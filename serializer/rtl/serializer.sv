==> flow/design.v <==
package definitions_pkg;
typedef enum logic [2:0]
{
  SET_ON     = 3'd0,
  SET_OFF    = 3'd1,
  SET_MANUAL = 3'd2,
  SET_GREEN  = 3'd3,
  SET_RED    = 3'd4,
  SET_YELLOW = 3'd5
} command_e;
typedef enum
{
  RED_S,
  RED_YELLOW_S,
  GREEN_S,
  GREEN_BLINK_S,
  YELLOW_S,
  MANUAL_S,
  OFF_S
} state_e;
endpackage
module serializer #(
  parameter DATA_W        = 16,
  parameter MOD_W         = $clog2(DATA_W),
  parameter MOD_IGNORE_LO = 1,
  parameter MOD_IGNORE_HI = 2
)(
  input  logic              clk_i,
  input  logic              srst_i,
  input  logic [DATA_W-1:0] data_i,
  input  logic [MOD_W-1:0]  data_mod_i,
  input  logic              data_val_i,
  output logic              ser_data_o,
  output logic              ser_data_val_o,
  output logic              busy_o
);
logic [DATA_W-1:0] data_buffer;
logic [MOD_W:0]    counter_curr;
logic [MOD_W-1:0]  counter_max;
logic              busy;
logic              counter_avail;
assign ser_data_o     = data_buffer[15];
assign ser_data_val_o = busy;
assign busy_o         = busy;
assign counter_avail  = counter_curr <= counter_max;
always_ff @( posedge clk_i )
  begin
    if( srst_i )
      data_buffer <= 0;
    else
      if( data_val_i )
        data_buffer <= data_i;
      else
        if( busy && counter_avail )
          data_buffer <= ( data_buffer << 1 );
  end
always_ff @( posedge clk_i )
  begin
    if( srst_i )
      counter_curr <= 0;
    else
      if( data_val_i )
        counter_curr <= 1;
      else
        if( busy && counter_avail )
          counter_curr <= ( counter_curr + 1 );
  end
always_ff @( posedge clk_i )
  begin
    if( srst_i )
      counter_max <= 0;
    else
      if( data_val_i )
        counter_max  <= ( data_mod_i - 1 );  
  end
always_ff @( posedge clk_i )
  begin
    if( srst_i )
      busy <= 0;
    else
      if( data_val_i )
        busy <= !( ( MOD_IGNORE_LO <= data_mod_i ) && ( data_mod_i <= MOD_IGNORE_HI ) );
      else
        if( !( busy && counter_avail ) )
          busy <= 0;
  end
endmodule
## Reports on serializer

Tool output for the design above, in the order of the flow.
Line numbers count from 1 in the design file above.
Operators: Yosys type, input widths -> output width; for muxes data width and select width s.
Not given: --

| set-up | value |
|---|---|
| design top | serializer |
| clock port | clk_i |
| library | sky130hd |
| corner | tt_025C_1v80 |

## Word-level counts

Counts by Yosys on the flattened word-level netlist (proc, flatten, opt, wreduce; memories kept). Register bits leave out memories and registers merged into their read ports (data or address). Print and check cells are left out. Cells with the same type and inputs are merged into one.

| word-level totals | value |
|---|---|
| output and inout bits | 3 |
| cells after elaboration | 22 |
| register bits | 26 |
| input port bits | 23 |

| cells by class | value |
|---|---|
| add/subtract/negate cells | 2 |
| reduce/logical cells | 5 |
| magnitude comparators | 3 |
| mux-type cells | 6 |
| equal/unequal tests | 1 |

Operator list:

| operator | number |
|---|---|
| $mux 16 | 2 |
| $add 5x1->5 const B | 1 |
| $le 5x4->1 | 1 |
| $le 1x4->1 const A | 1 |
| $sub 4x1->4 const B | 1 |
| $le 4x2->1 const B | 1 |
| $mux 1 | 4 |
| $logic_and 1x1->1 | 2 |
| $ne 2x2->1 const B | 1 |
| $reduce_bool 2->1 | 1 |
| $reduce_or 2->1 | 1 |
| $logic_not 1->1 | 1 |

## Depth

Depth = most cells in a row (Yosys ltp): at word level without a register or memory, in the mapped netlist without a sequential cell, where the memories' decode and read muxes count.

| depth | value |
|---|---|
| word-level depth | 4 |
| ABC_AREA | 1 |
| mapped depth | 12 |
| mapped depth without buffers | 11 |

## Netlist

The flow's flattened synthesis, as Yosys stat reports it; memories are mapped. The netlist is that of the ABC_AREA named above (0 if unset); the other value can give another one.

Cell types:

| cell type | number | total area (um^2) |
|---|---|---|
| sky130_fd_sc_hd__dfxtp_1 | 26 | 520.499 |
| sky130_fd_sc_hd__nand2_1 | 72 | 270.259 |
| sky130_fd_sc_hd__a21oi_1 | 24 | 120.115 |
| sky130_fd_sc_hd__ha_1 | 8 | 100.096 |
| sky130_fd_sc_hd__nand3_1 | 18 | 90.086 |
| sky130_fd_sc_hd__inv_1 | 17 | 63.811 |
| sky130_fd_sc_hd__buf_6 | 3 | 33.782 |
| sky130_fd_sc_hd__nand3_2 | 3 | 30.029 |
| sky130_fd_sc_hd__nor2_1 | 8 | 30.029 |
| sky130_fd_sc_hd__o21ai_0 | 6 | 30.029 |
| sky130_fd_sc_hd__xor2_1 | 3 | 26.275 |
| sky130_fd_sc_hd__buf_4 | 3 | 22.522 |
| sky130_fd_sc_hd__nand2_4 | 2 | 22.522 |
| sky130_fd_sc_hd__buf_2 | 3 | 15.014 |
| sky130_fd_sc_hd__clkbuf_1 | 3 | 11.261 |
| sky130_fd_sc_hd__a21oi_2 | 1 | 8.758 |
| sky130_fd_sc_hd__o221ai_1 | 1 | 8.758 |
| sky130_fd_sc_hd__xnor2_1 | 1 | 8.758 |

Not listed: further types 4, cells in them 4.

| mapped netlist | value |
|---|---|
| buffer cells | 12 |
| chip area (Yosys) | 1,433.9 um^2 |
| cell count | 206 |
| sequential area | 520.5 um^2 |
| mapped flip-flops | 26 |

## Path before layout

OpenSTA on the mapped netlist: ideal clock, no wires. The path of least setup slack (recovery checks aside). Input and output delay are each 20% of the period. Register names are those of the netlist, which keeps one name where synthesis merged equal registers.

| path after synthesis | value |
|---|---|
| kind | flip-flop to flip-flop |
| start point | register counter_max[3] |
| end point | register data_buffer[7] |
| setup slack | 528 ps |
| driving pins on the path | 13 |
| period | 1,990 ps |
| data required time | 1,859 ps |
| launch time at the first pin | 0 ps |
| path delay | 1,462 ps |
| arrival time | 1,331 ps |
| buffers on the path | 1 |
| setup time | 131 ps |
| period reached after synthesis | 1,462 ps |

"path delay" is the arrival time less input delay plus setup time.
"driving pins on the path" counts driving pins, that of a launching flip-flop among them; a cell with two outputs on the path counts twice.
"period reached after synthesis" = period - worst setup slack (recovery checks aside). The figure is calculated, with input and output delays left at 20% of the set period.
The rows between start and end are the longest chain of elaborated cells between them; the timing report does not say that the signal goes this way. Where chains are equally long, one stands for them.
A line is the first line of the expression or statement that the cell stems from. Yosys adds cells for indexed reads and writes and turns some case tables into memories.
A register here has more assigning lines than the two given.

| between the ends, after synthesis | value |
|---|---|
| path through | sky130_fd_sc_hd__dfxtp_1 > sky130_fd_sc_hd__inv_1 > sky130_fd_sc_hd__ha_1 > sky130_fd_sc_hd__inv_1 > sky130_fd_sc_hd__nor2_2 > sky130_fd_sc_hd__nand3_1 > sky130_fd_sc_hd__nand3_2 > sky130_fd_sc_hd__nand2_2 > sky130_fd_sc_hd__nand2_4 > sky130_fd_sc_hd__nand2_4 > sky130_fd_sc_hd__buf_6 > sky130_fd_sc_hd__nand2_1 > sky130_fd_sc_hd__a21oi_2 |
| cells in the longest elaborated chain | 4 |
| elaborated cells between the ends (all ways) | 5 |
| those cells by class | compare (1); mux (2); reduce/logical (2) |

RTL lines, path after synthesis:

| element | RTL line | source |
|---|---|---|
| start, declared | 39 | `logic [MOD_W-1:0]  counter_max;` |
| start, assigned | 71 | `counter_max <= 0;` |
| start, assigned | 74 | `counter_max  <= ( data_mod_i - 1 );` |
| $le 5x4->1 | 45 | `assign counter_avail  = counter_curr <= counter_max;` |
| $logic_and 1x1->1 | 54 | `if( busy && counter_avail )` |
| $mux 16 | 54 |  |
| $mux 16 | 51 | `if( data_val_i )` |
| end, assigned | 52 | `data_buffer <= data_i;` |
| end, assigned | 55 | `data_buffer <= ( data_buffer << 1 );` |
| end, declared | 37 | `logic [DATA_W-1:0] data_buffer;` |

## Worst path after layout

Path of least setup slack in the final report of run A (OpenROAD, finished layout, wires in). Where an end is a register, its clock arrival counts in the times.
The path's times are printed in steps of 10 ps; the period is the one set.

| path post-layout | value |
|---|---|
| kind | flip-flop to flip-flop |
| start point | register counter_curr[2] |
| end point | register data_buffer[3] |
| arrival time | 1,950 ps |
| setup time | 60 ps |
| buffers on the path | 0 |
| launch time at the first pin | 270 ps |
| data required time | 2,070 ps |
| driving pins on the path | 11 |
| period | 1,870 ps |
| setup slack | 120 ps |

The rows between start and end are the longest chain of elaborated cells between them; the timing report does not say that the signal goes this way. Where chains are equally long, one stands for them.
A register here has more assigning lines than the two given.

| between the ends, post-layout | value |
|---|---|
| path through | sky130_fd_sc_hd__dfxtp_1 > sky130_fd_sc_hd__ha_1 > sky130_fd_sc_hd__nand2_1 > sky130_fd_sc_hd__inv_1 > sky130_fd_sc_hd__nand3_1 > sky130_fd_sc_hd__nand3_2 > sky130_fd_sc_hd__nand2_2 > sky130_fd_sc_hd__nand2_4 > sky130_fd_sc_hd__nand2_4 > sky130_fd_sc_hd__nand2_1 > sky130_fd_sc_hd__a21oi_1 |
| cells in the longest elaborated chain | 4 |
| elaborated cells between the ends (all ways) | 5 |
| those cells by class | compare (1); mux (2); reduce/logical (2) |

RTL lines, path post-layout:

| element | RTL line | source |
|---|---|---|
| start, declared | 38 | `logic [MOD_W:0]    counter_curr;` |
| start, assigned | 60 | `counter_curr <= 0;` |
| start, assigned | 66 | `counter_curr <= ( counter_curr + 1 );` |
| $le 5x4->1 | 45 | `assign counter_avail  = counter_curr <= counter_max;` |
| $logic_and 1x1->1 | 54 | `if( busy && counter_avail )` |
| $mux 16 | 54 |  |
| $mux 16 | 51 | `if( data_val_i )` |
| end, assigned | 52 | `data_buffer <= data_i;` |
| end, assigned | 55 | `data_buffer <= ( data_buffer << 1 );` |
| end, declared | 37 | `logic [DATA_W-1:0] data_buffer;` |

Flow measurements of serializer on sky130hd: 2 stored runs with different settings, listed in no order. Input and output delays are each 20% of the period that was set; the output load is 0.01 pF.
"achieved clock period" means the clock period less the worst setup slack. The figure is calculated, with input and output delays left at 20% of the set period.
"time of the worst setup path" means the part of the period allowed to the worst setup path (the constraints hold back 20% at inputs and 20% at outputs) less its slack; where the path has registers, the arrival times of their clocks count too.
"overall power" is the tool's figure for a default switching activity; nothing was simulated.
"time of the worst setup path" is known to 10 ps.
Settings: n/a = not set for that run.
Among the results, n/a means that no value is shown for the run.

| stored run | period_ns | CORE_UTILIZATION | SETUP_SLACK_MARGIN | PLACE_DENSITY_LB_ADDON | CORE_ASPECT_RATIO | CORE_MARGIN | CELL_PAD_IN_SITES_DETAIL_PLACEMENT | TNS_END_PERCENT | ABC_AREA | CTS_CLUSTER_SIZE | CAP_MARGIN | MIN_ROUTING_LAYER | SLEW_MARGIN | PLACE_DENSITY | HOLD_SLACK_MARGIN | CELL_PAD_IN_SITES_GLOBAL_PLACEMENT | GPL_TIMING_DRIVEN | total die area (um^2) | post-route worst hold slack (ps) | time of the worst setup path (ps) | class of the worst setup path | achieved clock period (ps) | worst setup slack after layout (ps) | standard-cell area after layout (um^2) | cell area after synthesis (um^2) | post-layout utilization | total negative slack on setup checks (ps) | overall power (µW) |
|---|---|---|---|---|---|---|---|---|---|---|---|---|---|---|---|---|---|---|---|---|---|---|---|---|---|---|---|---|
| run A | 1.87 | 50 | -0.18 | 0.01 | 0.58 | 7 | 0 | 100 | 1 | 17 | 5 | met1 | 20 | n/a | n/a | n/a | n/a | 4,619.2 | 484 | 1,750 | flip-flop to flip-flop | 1,751 | 119 | 1,744.2 | 1,433.9 | 0.655 | 0 | 1,221 |
| run B | 1.52 | 66 | n/a | n/a | n/a | 2 | n/a | 35 | 0 | 55 | 20 | met2 | 20 | 0.5 | -0.1 | 0 | 1 | n/a | n/a | n/a | n/a | n/a | n/a | n/a | n/a | n/a | n/a | n/a |

Run B: incomplete, clock tree synthesis halted on DPL-0033
